==> flow/design.v <==
module tile
(
    input   clock,
    input   reset,
    input   myturn,
    output  passbak,  
    output  passfwd,  
    output unsigned [(3 * 3)-1:0] biasidx,         
    input  unsigned [(3 * 3)-1:0] valtotry,        
    input  unsigned [(3 * 3)-1:0] valcannotbe,     
    output reg      [(3 * 3)-1:0] value            
);
    enum logic [6:0] {
        RESET   = 7'b1 << 0,  
        WAITING = 7'b1 << 1,  
        INCRIDX = 7'b1 << 2,  
        RQROWBS = 7'b1 << 3,  
        LDROWBS = 7'b1 << 4,  
        PASSBAK = 7'b1 << 5,  
        PASSFWD = 7'b1 << 6   
    } state;
    reg [(3 * 3):0] index;
    assign passbak      = (state == PASSBAK);
    assign passfwd      = (state == PASSFWD);
    assign biasidx      = (state == RQROWBS)
        ? index[0+:(3 * 3)]
        : {(3 * 3){1'b0}};  
    always_ff @(posedge clock) begin: tile_index
        case (state)
            RESET: index <= {1'b1,{(3 * 3){1'b0}}};
            INCRIDX: index <= {
                index[0+:(3 * 3)],  
                index[   (3 * 3)]   
            };
        endcase
    end
    always_ff @(posedge clock) begin: tile_value
        case (state)
            RESET: value <= 0;
            LDROWBS: value <= index[(3 * 3)] ? {(3 * 3){1'b0}} : valtotry;
        endcase
    end
    always_ff @(posedge clock) begin: tile_fsm
        if (reset) begin
            state <= RESET;
        end
        else begin case (state)
            RESET:   state <= WAITING;
            WAITING: state <= myturn ? INCRIDX : WAITING;
            INCRIDX: state <= RQROWBS;
            RQROWBS: state <= LDROWBS;
            LDROWBS: begin  
                if (index[(3 * 3)]) begin
                    state <= PASSBAK;
                end
                else if (valcannotbe & valtotry) begin
                    state <= INCRIDX;
                end
                else begin
                    state <= PASSFWD;
                end
            end
            PASSBAK: state <= WAITING;
            PASSFWD: state <= WAITING;
        endcase end
    end
endmodule
# From RTL to reports: tile
# The steps from the RTL of tile to its reports follow in flow order.
# Line numbers count from 1 in the design file above.
# Cell names lack the library's common part.
# Not given: -
[design] design="tile" clock="clock" lib="sky130hd" lib_corner="tt_025C_1v80"

# Word level
# Source: Yosys, flattened and elaborated, memories not mapped. Widths are those after wreduce. Registers that Yosys merges into a memory's read port (data or address) are not register bits. Print and check cells do not count. Equal cells are merged and count once.
[word_totals] reg_bits=26 input_bits=21 out_inout_bits=20 wordCells=24
[classes] equal=7 mux=8 n_logic=1 reduce_logical=5
[op_table] cell="parallel mux 7 bit (select 5 bit)" n=1
[op_table] cell="parallel mux 10 bit (select 2 bit)" n=1
[op_table] cell="parallel mux 9 bit (select 2 bit)" n=1
[op_table] cell="two-way mux 9 bit" n=2
[op_table] cell="two-way mux 7 bit" n=2
[op_table] cell="AND 9 bit" n=1
[op_table] cell="nonzero test 9 bit" n=1
[op_table] cell="== test 7 x 1 -> 1 bit (second input constant)" n=1
[op_table] cell="== test 7 x 2 -> 1 bit (second input constant)" n=1
[op_table] cell="== test 7 x 3 -> 1 bit (second input constant)" n=1
[op_table] cell="== test 7 x 4 -> 1 bit (second input constant)" n=1
[op_table] cell="== test 7 x 5 -> 1 bit (second input constant)" n=1
[op_table] cell="== test 7 x 6 -> 1 bit (second input constant)" n=1
[op_table] cell="== test 7 bit (second input constant)" n=1
[op_table] cell="nonzero test 5 bit" n=1
[op_table] cell="nonzero test 2 bit" n=2
[op_table] cell="OR reduction 3 bit" n=1
[op_table] cell="two-way mux 3 bit" n=1

# Longest topological paths
# Depth = most cells in a row (Yosys ltp): at word level without a register or memory, in the mapped netlist without a sequential cell, where the memories' decode and read muxes count.
[depth] depth_word=5 ABC_AREA=0 mapped_depth=3 mapped_depth_nobuf=3

# Mapped cells and area
# Yosys stat after the flow's synthesis: flattened, memories mapped to cells. It holds for the ABC_AREA given above (unset counts as 0); a run with the other value may have another netlist.
[synth_totals] cell_count=76 area_um2=1026.0 sequential_area_um2=710.7 ffs=26 buf_cells=1
[by_type] cell="edfxtp_1" n=19 area_total_um2=570.547
[by_type] cell="and2_1" n=27 area_total_um2=168.912
[by_type] cell="dfxtp_1" n=7 area_total_um2=140.134
[by_type] cell="a22oi_1" n=3 area_total_um2=22.522
[by_type] cell="nand2b_1" n=3 area_total_um2=18.768
[by_type] cell="nor2b_1" n=3 area_total_um2=18.768
[by_type] cell="nor4_2" n=1 area_total_um2=12.512
[by_type] cell="or2_2" n=2 area_total_um2=12.512
[by_type] cell="nand2_1" n=3 area_total_um2=11.261
[by_type] cell="a21oi_1" n=2 area_total_um2=10.01
[by_type] cell="a222oi_1" n=1 area_total_um2=10.01
[by_type] cell="and3b_1" n=1 area_total_um2=8.758
[by_type] cell="o21a_1" n=1 area_total_um2=7.507
[by_type] cell="nand3_1" n=1 area_total_um2=5.005
[by_type] cell="nor3_1" n=1 area_total_um2=5.005
[by_type] cell="clkbuf_1" n=1 area_total_um2=3.754

# Path before layout
# OpenSTA on the mapped netlist: ideal clock, no wires. The path of least setup slack (recovery checks aside). Input and output delay are each 20% of the period. Register names are those of the netlist, which keeps one name where synthesis merged equal registers.
[synth_path] path_type="register -> register" from="register state" to="register index[0]" period_ns=0.995 setup_time_ns=0.276 t_first_pin_ns=0.000 arrival_ns=0.670 required_ns=0.719 slack_ns=0.049 delay_ns=0.946 stages=2 n_path_buf=0 period_less_setup_slack_ns=0.946
# "delay_ns" = arrival - input delay + setup time.
# "stages": output pins that drive a net of the path, with the launching flip-flop's if there is one; two outputs of one cell count as two.
# "period_less_setup_slack_ns" = period - worst setup slack (recovery checks aside). The figure is calculated, with input and output delays left at 20% of the set period.
# Where an end lacks its bit number, it is one bit of the signal, or one of the new flip-flops if synthesis recoded a state register.
# At most two assigning lines are given for a register; there are more.
[synth_via] cell_sequence="dfxtp_1 > or2_2"
[synth_lines] item="from (decl)" line=21 source="} state;"
[synth_lines] item="from (assign)" line=45 source="state <= RESET;"
[synth_lines] item="from (assign)" line=49 source="WAITING: state <= myturn ? INCRIDX : WAITING;"
[synth_lines] item="to (assign)" line=30 source="RESET: index <= {1'b1,{(3 * 3){1'b0}}};"
[synth_lines] item="to (assign)" line=31 source="INCRIDX: index <= {"
[synth_lines] item="to (decl)" line=22 source="reg [(3 * 3):0] index;"
# No chain of elaborated cells between the ends is given.

# Path in the finished layout
# From the final timing report of flow run 1: the path of least setup slack in the routed layout; clock arrival at registers is part of the times.
[layout_path] path_type="register -> output" from="register state" to="output port biasidx[2]" period_ns=2.02 output_delay_ns=0.40 t_first_pin_ns=0.27 arrival_ns=1.43 required_ns=1.62 slack_ns=0.19 stages=3 n_path_buf=1
# Where an end lacks its bit number, it is one bit of the signal, or one of the new flip-flops if synthesis recoded a state register.
# At most two assigning lines are given for a register; there are more.
[layout_via] cell_sequence="dfxtp_1 > and2_1 > clkdlybuf4s50_1"
[layout_lines] item="from (decl)" line=21 source="} state;"
[layout_lines] item="from (assign)" line=45 source="state <= RESET;"
[layout_lines] item="from (assign)" line=49 source="WAITING: state <= myturn ? INCRIDX : WAITING;"
[layout_lines] item="to (decl)" line=8 source="output unsigned [(3 * 3)-1:0] biasidx,"
# No chain of elaborated cells between the ends is given.

Appendix: measured runs

Module tile, platform sky130hd: 2 stored runs of the flow (Yosys, OpenROAD) with differing settings, in no particular order. Input and output delays are each 20% of the period that was set; the output load is 0.01 pF.
By "achieved clock period" is meant the clock period of the run minus its worst setup slack. This is arithmetic on one report: input and output delays are still those of the set period (20% each).
By "worst setup path time" is meant the share of the clock period that the worst setup path is allowed (20% is reserved at inputs, 20% at outputs), minus its slack. Clock arrival times at its registers enter into it.
By "power" is meant OpenSTA's value without simulated activity: inputs other than the clock are taken to toggle once in ten clock periods, and the tool carries that through the logic.
[flow run 1] settings: period_ns=2.02, CORE_UTILIZATION=35, SETUP_SLACK_MARGIN=-0.19, PLACE_DENSITY=0.77, CORE_ASPECT_RATIO=1.64, CELL_PAD_IN_SITES_GLOBAL_PLACEMENT=2, CELL_PAD_IN_SITES_DETAIL_PLACEMENT=0, TNS_END_PERCENT=80, CTS_CLUSTER_SIZE=35, CTS_CLUSTER_DIAMETER=305, MIN_ROUTING_LAYER=met2, MAX_ROUTING_LAYER=met5, CAP_MARGIN=20, CORE_MARGIN=2, SLEW_MARGIN=20
[flow run 1] result: chip area after synthesis (Yosys) 1026.0 µm², die area 3393.6 µm², standard-cell area of the final layout 1539.0 µm², utilization 0.541, worst setup slack after layout 0.187 ns, power 1.070 mW, achieved clock period 1.833 ns, worst setup path time 1.43 ns, worst setup path kind register -> output
[flow run 2] settings: period_ns=1.64, CORE_UTILIZATION=16, SETUP_SLACK_MARGIN=-0.05, PLACE_DENSITY=0.71, CELL_PAD_IN_SITES_GLOBAL_PLACEMENT=0, TNS_END_PERCENT=10, GPL_ROUTABILITY_DRIVEN=0, CAP_MARGIN=5, MIN_ROUTING_LAYER=met1, CORE_MARGIN=2, SLEW_MARGIN=20
[flow run 2] result: chip area after synthesis (Yosys) 1026.0 µm², die area 7068.6 µm², standard-cell area of the final layout 1597.8 µm², utilization 0.255, worst setup slack after layout 0.117 ns, power 1.213 mW, achieved clock period 1.523 ns, worst setup path time 1.19 ns, worst setup path kind register -> output
